==> flow/design.v <==
module DMA (
    input CLK, BG,
    input [4 * 16 - 1 : 0] edata,
    input [16-1+4:0] cmd,
    output reg BR, 
    output READ,
    output [16 - 1 : 0] addr, 
    output [4 * 16 - 1 : 0] data,
    output reg [1:0] offset,
    output reg interrupt
);
    reg [16-1:0] temp_addr;
    reg [3:0] temp_size;
    reg [4*16-1:0] temp_data;
    always @ (posedge CLK) begin
        if (cmd == {4'd12, 16'h01f4}) begin
            BR <= 1;
            temp_addr <= cmd[16-1:0];
            temp_size <= cmd[16-1+4:16];
        end
        if (BG == 1) begin
            if (offset < 2) offset <= offset + 1;
            else begin
                offset <= 0;
                BR <= 0;
                interrupt <= 1;
            end
        end
    end
    initial begin
        BR <= 0;
        offset <= 0;
    end
    assign READ = BG ? (BR ? 1 : 0) : 1'bz;
    assign addr = BG ? temp_addr + 4*offset : 16'bz;
    assign data = BG ? edata : 64'bz;
endmodule
[Step by step through the tools: DMA]
Tool output for the design above, in the order of the flow.
Lines are those of the file above, counted from 1.
Operators: Yosys type, input widths -> output width; for muxes data width and select width s.
Cell names lack the library's common part.
The mark n/a stands for no value.
Inputs
  top module: DMA
  clock input: CLK
  standard-cell library: sky130hd
  library corner: tt_025C_1v80

[After elaboration]
Counts by Yosys on the flattened word-level netlist (proc, flatten, opt, wreduce; memories kept). Register bits leave out memories and registers merged into their read ports (data or address); mux counts leave out enables and synchronous resets folded into registers. Print and check cells are left out. Cells with the same type and inputs are merged into one.
Operators by class
  multiply operators: 0
  add/subtract/negate cells: 2
  muxes and demuxes: 7
  $lt $le $gt $ge: 1
  shift-type cells: 0
  divide/modulo/power cells: 0
  bitwise logic cells: 0
  reductions and logical operators: 0
  eq/ne operators: 1
Operators with widths (count)
  $mux 64: 1
  $eq 20x20->1 const B: 1
  $add 16x4->16: 1
  $mux 16: 1
  $mux 1: 5
  $add 2x1->2 const B: 1
  $lt 2x2->1 const B: 1
Word-level totals
  elaborated cells: 14
  memory cells: 0
  clocked read ports x word width: 0
  input bits: 86
  bits in writable memories: 0
  output and inout bits: 85
  bits in read-only memories: 0
  latch bits: 0
  flip-flop bits (word level): 19

[Depth]
Yosys ltp: most cells in a row. Word level: on the elaborated netlist, between registers, memories and ports. Mapped: between sequential cells and ports; inverters and the memories' decode and read muxes count.
Depth
  word-level depth: 4
  ABC_AREA: 0
  mapped depth: 5
  gate-level depth less buffers: 5

[After synthesis]
Yosys stat after the flow's synthesis: flattened, memories mapped to cells. It holds for the ABC_AREA given above (unset counts as 0); a run with the other value may have another netlist.
Synthesis totals
  chip area (Yosys): 1461.4 um^2
  area of sequential cells: 560.5 um^2
  mapped cells: 139
  buffers: 68
  mapped flip-flops: 19
Cell types
  edfxtp_1: count 18, total area 540.518 um^2
  buf_4: count 68, total area 510.49 um^2
  xor2_1: count 10, total area 87.584 um^2
  ha_1: count 2, total area 25.024 um^2
  nor4_1: count 4, total area 25.024 um^2
  nand4_4: count 1, total area 21.27 um^2
  dfxtp_1: count 1, total area 20.019 um^2
  fa_1: count 1, total area 20.019 um^2
  nor4b_1: count 2, total area 17.517 um^2
  xnor2_1: count 2, total area 17.517 um^2
  inv_1: count 4, total area 15.014 um^2
  nand2_1: count 4, total area 15.014 um^2
  nor3_1: count 3, total area 15.014 um^2
  nor4b_2: count 1, total area 15.014 um^2
  nand4_1: count 2, total area 12.512 um^2
  nor2_1: count 3, total area 11.261 um^2
  nand3_1: count 2, total area 10.01 um^2
  nand3_2: count 1, total area 10.01 um^2
Not listed: further types 10, cells in them 10.

[Timing after synthesis]
Source: OpenSTA report_checks on the synthesized netlist (no wires, ideal clock, input and output delay 20% of the period each), path of least setup slack; recovery checks are left aside. Register names are those of the netlist, which keeps one name where synthesis merged equal registers.
Path after synthesis
  kind: in2reg
  start point: input port cmd[1]
  end point: register temp_addr[0]
  data arrival time: 2.694 ns
  driving pins on the path: 2
  slack: 1.717 ns
  path buffers: 0
  path delay: 2.139 ns
  time at the first pin: 0.964 ns
  setup time: 0.409 ns
  data required time: 4.411 ns
  input delay: 0.964 ns
  clock period: 4.82 ns
  period reached after synthesis: 3.103 ns
"path delay" is the arrival time less input delay plus setup time.
"driving pins on the path" counts driving pins, that of a launching flip-flop among them; a cell with two outputs on the path counts twice.
"period reached after synthesis" is the clock period less the worst setup slack; recovery checks do not enter. This is arithmetic on one report: input and output delays are still those of the set period (20% each).
Between the ends stands the longest chain of elaborated cells between them, by number of cells; it is not shown to be the way that was timed. Of several equally long chains one is given.
A line is the first line of the expression or statement that the cell stems from. Yosys adds cells for indexed reads and writes and turns some case tables into memories.
Between the ends, after synthesis
  cell sequence: or4b_1 nor3_1
  cells in the longest elaborated chain: 1
  elaborated cells on any way between the ends: 1
  RTL lines with such cells: 1
  those cells by class: eq/ne: 1
Ends and longest elaborated chain, after synthesis
  start, declared: RTL line 4  | input [16-1+4:0] cmd,
  $eq 20x20->1: RTL line 16  | if (cmd == {4'd12, 16'h01f4}) begin
  end, assigned: RTL line 18  | temp_addr <= cmd[16-1:0];
  end, declared: RTL line 12  | reg [16-1:0] temp_addr;

[Worst path after layout]
From the final timing report of run 1: the path of least setup slack in the routed layout; clock arrival at registers is part of the times.
Path post-layout
  kind: reg2out
  start point: register temp_addr[3]
  end point: output port addr[5]
  driving pins on the path: 7
  slack: 0.52 ns
  time at the first pin: 0.25 ns
  external output delay: 0.67 ns
  clock period: 3.34 ns
  data required time: 2.67 ns
  data arrival time: 2.15 ns
  path buffers: 2
Between the ends stands the longest chain of elaborated cells between them, by number of cells; it is not shown to be the way that was timed. Of several equally long chains one is given.
Between the ends, post-layout
  cell sequence: edfxtp_1 ha_1 a21oi_1 buf_4 or2b_1 xnor2_1 clkdlybuf4s50_1
  cells in the longest elaborated chain: 2
  elaborated cells on any way between the ends: 2
  RTL lines with such cells: 1
  those cells by class: add/sub: 1; mux: 1
Ends and longest elaborated chain, post-layout
  start, declared: RTL line 12  | reg [16-1:0] temp_addr;
  start, assigned: RTL line 18  | temp_addr <= cmd[16-1:0];
  $add 16x4->16: RTL line 35  | assign addr = BG ? temp_addr + 4*offset : 16'bz;
  $mux 16: RTL line 35
  end, declared: RTL line 7  | output [16 - 1 : 0] addr,

FLOW RESULTS
============

Measured data: module DMA, platform sky130hd, 2 stored runs of the flow under differing settings, order arbitrary. Input and output delays are each 20% of the period that was set; the output load is 0.01 pF.
By "achieved clock period (ns)" is meant the clock period of the run minus its worst setup slack. This is arithmetic on one report: input and output delays are still those of the set period (20% each).
"worst setup path time (ns)" = time allowed to the worst setup path (clock period - input delay - output delay, where it has them) - its slack; a late launch clock adds to it, a late capture clock takes from it.
"finish__power__total" is the tool's figure for a default switching activity; nothing was simulated.

Flow files of run 1
==> flow/run.sh <==
#!/bin/bash
# the make line also repeats the synthesis and layout settings of config.mk as NAME=value (left out here)
make -C /OpenROAD-flow-scripts/flow DESIGN_CONFIG=/design/flow/config.mk WORK_HOME=/design/flow/orfs CLKGATE_MAP_FILE= finish
==> flow/config.mk <==
export PLATFORM = sky130hd
export DESIGN_NAME = DMA
export DESIGN_NICKNAME = DMA
export VERILOG_FILES = /design/flow/design.v
export SDC_FILE = /design/flow/constraint.sdc
export NUM_CORES = 4
export LEC_CHECK = 0
export CAP_MARGIN = 10
export CORE_MARGIN = 2
export CORE_UTILIZATION = 17
export MAX_ROUTING_LAYER = met4
export MIN_ROUTING_LAYER = met2
export PLACE_DENSITY_LB_ADDON = 0.01
export SETUP_SLACK_MARGIN = 0.56
export SLEW_MARGIN = 10
export TNS_END_PERCENT = 60
==> flow/constraint.sdc <==
create_clock -name core_clock -period 3.34 [get_ports {CLK}]
set_input_delay 0.6680 -clock core_clock [delete_from_list [all_inputs] [get_ports {CLK}]]
set_output_delay 0.6680 -clock core_clock [all_outputs]
set_load 0.01 [all_outputs]

report of run 1
yosys chip area after synthesis (um^2): 1461.4
finish__design__die__area: 9353.8
finish__design__instance__area__stdcell: 1677.9
finish__design__instance__utilization: 0.2032
finish__timing__setup__ws: 0.520
finish__timing__setup__tns: 0.000
finish__timing__hold__ws: 0.669
finish__power__total: 4.858e-04
achieved clock period (ns): 2.820
worst setup path time (ns): 2.15
worst setup path kind: reg2out

Flow files of run 2
==> flow/run.sh <==
#!/bin/bash
# the make line also repeats the synthesis and layout settings of config.mk as NAME=value (left out here)
make -C /OpenROAD-flow-scripts/flow DESIGN_CONFIG=/design/flow/config.mk WORK_HOME=/design/flow/orfs CLKGATE_MAP_FILE= finish
==> flow/config.mk <==
export PLATFORM = sky130hd
export DESIGN_NAME = DMA
export DESIGN_NICKNAME = DMA
export VERILOG_FILES = /design/flow/design.v
export SDC_FILE = /design/flow/constraint.sdc
export NUM_CORES = 4
export LEC_CHECK = 0
export ABC_AREA = 1
export CAP_MARGIN = 20
export CORE_MARGIN = 2
export CORE_UTILIZATION = 38
export CTS_CLUSTER_DIAMETER = 49
export CTS_CLUSTER_SIZE = 58
export MAX_ROUTING_LAYER = met4
export MIN_ROUTING_LAYER = met1
export PLACE_DENSITY_LB_ADDON = 0.16
export SLEW_MARGIN = 40
==> flow/constraint.sdc <==
create_clock -name core_clock -period 1.72 [get_ports {CLK}]
set_input_delay 0.3440 -clock core_clock [delete_from_list [all_inputs] [get_ports {CLK}]]
set_output_delay 0.3440 -clock core_clock [all_outputs]
set_load 0.01 [all_outputs]

report of run 2
yosys chip area after synthesis (um^2): 1526.5
finish__design__die__area: 4540.1
finish__design__instance__area__stdcell: 1889.3
finish__design__instance__utilization: 0.4792
finish__timing__setup__ws: -0.569
finish__timing__setup__tns: -5.629
finish__timing__hold__ws: 0.470
finish__power__total: 9.730e-04
achieved clock period (ns): 2.289
worst setup path time (ns): 1.95
worst setup path kind: reg2out
